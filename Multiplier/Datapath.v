==> flow/design.v <==
module MUL_top(
    input clk, start,
    input [15:0] data_in,
    output done,
    output [15:0] product
);
    wire eqz, ldA, ldB, ldP, clrP, decB;
    MUL_datapath DP(eqz, ldA, ldB, ldP, clrP, decB, data_in, clk, product);
    controller CON(ldA, ldB, ldP, clrP, decB, done, clk, eqz, start);
endmodule
module MUL_datapath(
    output eqz,
    input ldA, ldB, ldP, clrP, decB,
    input [15:0] data_in,
    input clk,
    output [15:0] product
);
    wire [15:0] X, Y, Z, Bout, Bus;
    assign Bus = data_in;
    assign product = Y;
    PIPO1 A(X, Bus, ldA, clk);
    PIPO2 P(Y, Z, ldP, clrP, clk);
    CNTR B(Bout, Bus, ldB, decB, clk);
    ADD AD(Z, X, Y);
    EQZ COMP(eqz, Bout);
endmodule
module PIPO1(output reg [15:0] dout, input [15:0] din, input ld, clk);
    always @(posedge clk)
        if(ld) dout <= din;
endmodule
module ADD(output reg [15:0] out, input [15:0] in1, in2);
    always @(*) out = in1 + in2;
endmodule
module PIPO2(output reg [15:0] dout, input [15:0] din, input ld, clr, clk);
    always @(posedge clk) begin
        if(clr) dout <= 16'b0;
        else if(ld) dout <= din;
    end
endmodule
module EQZ(output eqz, input [15:0] data);
    assign eqz = (data == 16'd1);
endmodule
module CNTR(output reg [15:0] dout, input [15:0] din, input ld, dec, clk);
    always @(posedge clk) begin
        if(ld) dout <= din;
        else if(dec) dout <= dout - 1;
    end
endmodule
module controller(
    output reg ldA, ldB, ldP, clrP, decB, done,
    input clk, eqz, start
);
    reg [2:0] state;
    parameter S0=3'b000, S1=3'b001, S2=3'b010, S3=3'b011, S4=3'b100;
    initial begin
        state = S0;
        ldA=0; ldB=0; ldP=0; clrP=0; decB=0; done=0;
    end
    always @(posedge clk) begin
        case(state)
            S0: if(start) state <= S1;
            S1: state <= S2;
            S2: state <= S3;
            S3:  begin if(eqz) state <= S4; else state<=S3; end
            S4: state <= S4;
            default: state <= S0;
        endcase
    end
    always @(*) begin
        ldA=0; ldB=0; ldP=0; clrP=0; decB=0; done=0;  
        case(state)
            S0: ;                                 
            S1: ldA=1;                            
            S2: begin ldB=1; clrP=1; end          
            S3: begin ldP=1; if(!eqz) decB=1; end          
            S4: done=1;                           
        endcase
    end
endmodule
# Tool chain data of MUL_top
# The steps from the RTL of MUL_top to its reports follow in flow order.
# Line numbers count from 1 in the design file above.
# Cell names lack the library's common part.
# The mark - stands for no value.
dict set report inputs {
  top {MUL_top}
  clock {clk}
  library {sky130hd}
  corner {tt_025C_1v80}
}

# After elaboration
# Counts by Yosys on the flattened word-level netlist (proc, flatten, opt, wreduce; memories kept). Register bits leave out memories and registers merged into their read ports (data or address). Print and check cells are left out. Cells with the same type and inputs are merged into one.
dict set report bits {
  in_bits 18
  out_inout_bits 17
  register_bits 51
}
dict set report classes {
  equal 6
  reduce_logical 2
  add_sub_neg 2
  muxes 11
}
# op count
set ops {}
lappend ops {{16-bit two-way mux} 2}
lappend ops {{16-bit by 1-bit subtractor with 16-bit output with constant B} 1}
lappend ops {{16-bit by 1-bit equality test with 1-bit output with constant B} 1}
lappend ops {{16-bit adder} 1}
lappend ops {{3-bit case mux with 5-bit select} 1}
lappend ops {{3-bit by 2-bit equality test with 1-bit output with constant B} 2}
lappend ops {{3-bit two-way mux} 2}
lappend ops {{1-bit two-way mux} 6}
lappend ops {{3-bit by 1-bit equality test with 1-bit output with constant B} 1}
lappend ops {{3-bit equality test with constant B} 1}
lappend ops {{3-bit logical NOT} 1}
lappend ops {{2-bit != test with constant B} 1}
lappend ops {{2-bit nonzero test} 1}

# Depth
# Depth = most cells in a row (Yosys ltp): at word level without a register or memory, in the mapped netlist without a sequential cell, where the memories' decode and read muxes count.
dict set report depth {
  ltp_word 5
  abc_area 0
  depth_mapped 8
  mapped_depth_nobuf 8
}

# Synthesis result
# Yosys stat after the flow's synthesis: flattened, memories mapped to cells. It holds for the ABC_AREA given above (unset counts as 0); a run with the other value may have another netlist.
# Totals and module areas in this step are rounded.
# cell count type_area_um2
set by_type {}
lappend by_type {edfxtp_1 35 1.05E+03}
lappend by_type {dfxtp_1 16 320.307}
lappend by_type {ha_1 17 212.704}
lappend by_type {nand2_1 44 165.158}
lappend by_type {o21ai_0 26 130.125}
lappend by_type {xnor2_1 13 113.859}
lappend by_type {xor2_1 9 78.826}
lappend by_type {nor2_1 19 71.318}
lappend by_type {a21o_1 8 60.058}
lappend by_type {o31ai_1 8 60.058}
lappend by_type {a211oi_1 6 45.043}
lappend by_type {o211ai_1 6 45.043}
lappend by_type {a21oi_1 8 40.038}
lappend by_type {nor3_1 7 35.034}
lappend by_type {nor4_1 5 31.28}
lappend by_type {nand3_1 6 30.029}
lappend by_type {o41ai_1 3 26.275}
lappend by_type {o21a_1 3 22.522}
# Not listed: further types 29, cells in them 46.
dict set report synth_totals {
  cell_count 285
  buf_cells 10
  area_um2 2870
  ffs 51
}
# The figures by module come from a second, unflattened synthesis with its own total; it is not the netlist above.
dict set report hier_totals {
  hier_cells 276
  hier_area_um2 2940
}
# Rows give one instance, submodules left out.
# mod area_um2 n_cells n_inst seq_area_um2
set by_module {}
lappend by_module {CNTR 942 88 1 480}
lappend by_module {ADD 724 98 1 0.0}
lappend by_module {PIPO2 581 52 1 320}
lappend by_module {PIPO1 480 16 1 480}
lappend by_module {controller 176 17 1 90.1}
lappend by_module {EQZ 36.3 5 1 0.0}
lappend by_module {MUL_datapath 0.0 0 1 0.0}
lappend by_module {MUL_top 0.0 0 1 0.0}

# Worst setup path after synthesis
# Source: OpenSTA report_checks on the synthesized netlist (no wires, ideal clock, input and output delay 20% of the period each), path of least setup slack; recovery checks are left aside. Register names are those of the netlist, which keeps one name where synthesis merged equal registers.
dict set report synth_path {
  path_type {reg-to-reg}
  from {register DP.P.dout[0]}
  to {register DP.P.dout[12]}
  tclk_ns 2.43
  path_delay_ns 2.246
  setup_slack_ns 0.185
  launch_ns 0.000
  stages 9
  setup_time_ns 0.131
  arrival_time_ns 2.115
  path_buffers 0
  period_less_setup_slack_ns 2.245
}
# "path_delay_ns" = arrival - input delay + setup time.
# "stages" counts driving pins, that of a launching flip-flop among them; a cell with two outputs on the path counts twice.
# "period_less_setup_slack_ns" is the clock period less the worst setup slack; recovery checks do not enter. This is arithmetic on one report: input and output delays are still those of the set period (20% each).
# Between the ends stands the longest chain of elaborated cells between them, by number of cells; it is not shown to be the way that was timed. Of several equally long chains one is given.
# A line is the first line of the expression or statement that the cell stems from. Yosys adds cells for indexed reads and writes and turns some case tables into memories.
dict set report synth_via {
  cell_sequence {dfxtp_1 -> ha_1 -> fa_1 -> a211oi_1 -> o21a_1 -> nor2_1 -> a311oi_1 -> xor2_1 -> o31ai_1}
  elab_chain_cells 1
  cells_between 1
  lines_between 1
  cone_classes {add/sub (1)}
}
# element line_no
set synth_rtl {}
lappend synth_rtl {{from (decl)} 34} ;# module PIPO2(output reg [15:0] dout, input [15:0] din, input ld, clr, clk);
lappend synth_rtl {{from (assign)} 36} ;# if(clr) dout <= 16'b0;
lappend synth_rtl {{from (assign)} 37} ;# else if(ld) dout <= din;
lappend synth_rtl {{16-bit adder} 32} ;# always @(*) out = in1 + in2;
lappend synth_rtl {{to (assign)} 36}
lappend synth_rtl {{to (assign)} 37}
lappend synth_rtl {{to (decl)} 34}

# Path in the finished layout
# From the final timing report of run 1: the path of least setup slack in the routed layout; clock arrival at registers is part of the times.
dict set report layout_path {
  path_type {reg-to-reg}
  from {register DP.A.dout[6]}
  to {register DP.P.dout[15]}
  tclk_ns 2.26
  setup_slack_ns 0.21
  setup_time_ns 0.10
  arrival_time_ns 2.24
  path_buffers 0
  stages 8
  launch_ns 0.30
}
# Between the ends stands the longest chain of elaborated cells between them, by number of cells; it is not shown to be the way that was timed. Of several equally long chains one is given.
dict set report layout_via {
  cell_sequence {edfxtp_1 -> ha_1 -> nand2_1 -> o21ai_1 -> nand4_1 -> and3b_1 -> o211a_1 -> a211o_1}
  elab_chain_cells 1
  cells_between 1
  lines_between 1
  cone_classes {add/sub (1)}
}
# element line_no
set layout_rtl {}
lappend layout_rtl {{from (decl)} 27} ;# module PIPO1(output reg [15:0] dout, input [15:0] din, input ld, clk);
lappend layout_rtl {{from (assign)} 29} ;# if(ld) dout <= din;
lappend layout_rtl {{16-bit adder} 32} ;# always @(*) out = in1 + in2;
lappend layout_rtl {{to (assign)} 36} ;# if(clr) dout <= 16'b0;
lappend layout_rtl {{to (assign)} 37} ;# else if(ld) dout <= din;
lappend layout_rtl {{to (decl)} 34} ;# module PIPO2(output reg [15:0] dout, input [15:0] din, input ld, clr, clk);

Subject: MUL_top on sky130hd, stored results

Hello all,

Stored flow runs of MUL_top (2 of them; Yosys, OpenROAD, sky130hd). They differ in their settings and are not a sequence. Constraints: input delay and output delay 20% of the set period each, output load 0.01 pF.
"clock_period_reached_ns": clock period set for the run, less the worst setup slack. It is reckoned from that one timing run; input and output delays stay at 20% of the period that was set.
"worst_path_time_ns" is the time allowed to the run's worst setup path (the clock period less input and output delay, where it has them) less its slack. Clock arrival times count: a late capture clock shortens it, a late launch clock lengthens it.
By "power_uw" is meant OpenSTA's value without simulated activity: inputs other than the clock are taken to toggle once in ten clock periods, and the tool carries that through the logic.
Results are given in rounded form.

[flow] run 1: files
==> flow/run.sh <==
#!/bin/bash
# the make line also repeats the synthesis and layout settings of config.mk as NAME=value (left out here)
make -C /OpenROAD-flow-scripts/flow DESIGN_CONFIG=/design/flow/config.mk WORK_HOME=/design/flow/orfs CLKGATE_MAP_FILE= finish
==> flow/config.mk <==
export PLATFORM = sky130hd
export DESIGN_NAME = MUL_top
export DESIGN_NICKNAME = MUL_top
export VERILOG_FILES = /design/flow/design.v
export SDC_FILE = /design/flow/constraint.sdc
export NUM_CORES = 4
export LEC_CHECK = 0
export CAP_MARGIN = 20
export CORE_MARGIN = 2
export CORE_UTILIZATION = 40
export SETUP_SLACK_MARGIN = 0.48
export SLEW_MARGIN = 20
==> flow/constraint.sdc <==
create_clock -name core_clock -period 2.26 [get_ports {clk}]
set_input_delay 0.4520 -clock core_clock [delete_from_list [all_inputs] [get_ports {clk}]]
set_output_delay 0.4520 -clock core_clock [all_outputs]
set_load 0.01 [all_outputs]

[flow] run 1: metrics
[metrics] final_die_area_um2 = 7870
[metrics] worst_setup_slack_ns = 0.214
[metrics] worst_path_time_ns = 2.05
[metrics] timing.worst_path_kind = reg-to-reg
[metrics] layout_stdcell_area_um2 = 4180
[metrics] fin_hold_ws_ns = 0.469
[metrics] power_uw = 5430
[metrics] fin_util_frac = 0.608
[metrics] setupTns_ns = 0.000
[metrics] synth_area_um2 = 2870
[metrics] clock_period_reached_ns = 2.046

[flow] run 2: files
==> flow/run.sh <==
#!/bin/bash
# the make line also repeats the synthesis and layout settings of config.mk as NAME=value (left out here)
make -C /OpenROAD-flow-scripts/flow DESIGN_CONFIG=/design/flow/config.mk WORK_HOME=/design/flow/orfs CLKGATE_MAP_FILE= finish
==> flow/config.mk <==
export PLATFORM = sky130hd
export DESIGN_NAME = MUL_top
export DESIGN_NICKNAME = MUL_top
export VERILOG_FILES = /design/flow/design.v
export SDC_FILE = /design/flow/constraint.sdc
export NUM_CORES = 4
export LEC_CHECK = 0
export CAP_MARGIN = 20
export CELL_PAD_IN_SITES_GLOBAL_PLACEMENT = 3
export CORE_ASPECT_RATIO = 1.51
export CORE_MARGIN = 2
export CORE_UTILIZATION = 24
export CTS_CLUSTER_DIAMETER = 325
export GPL_ROUTABILITY_DRIVEN = 0
export PLACE_DENSITY_LB_ADDON = 0.27
export SETUP_SLACK_MARGIN = 0.42
export SLEW_MARGIN = 20
==> flow/constraint.sdc <==
create_clock -name core_clock -period 1.45 [get_ports {clk}]
set_input_delay 0.2900 -clock core_clock [delete_from_list [all_inputs] [get_ports {clk}]]
set_output_delay 0.2900 -clock core_clock [all_outputs]
set_load 0.01 [all_outputs]

[flow] run 2: metrics
[metrics] final_die_area_um2 = 12900
[metrics] worst_setup_slack_ns = -0.618
[metrics] worst_path_time_ns = 2.07
[metrics] timing.worst_path_kind = reg-to-reg
[metrics] layout_stdcell_area_um2 = 5470
[metrics] fin_hold_ws_ns = 0.550
[metrics] power_uw = 10700
[metrics] fin_util_frac = 0.464
[metrics] setupTns_ns = -16.2
[metrics] synth_area_um2 = 2870
[metrics] clock_period_reached_ns = 2.068

Thanks
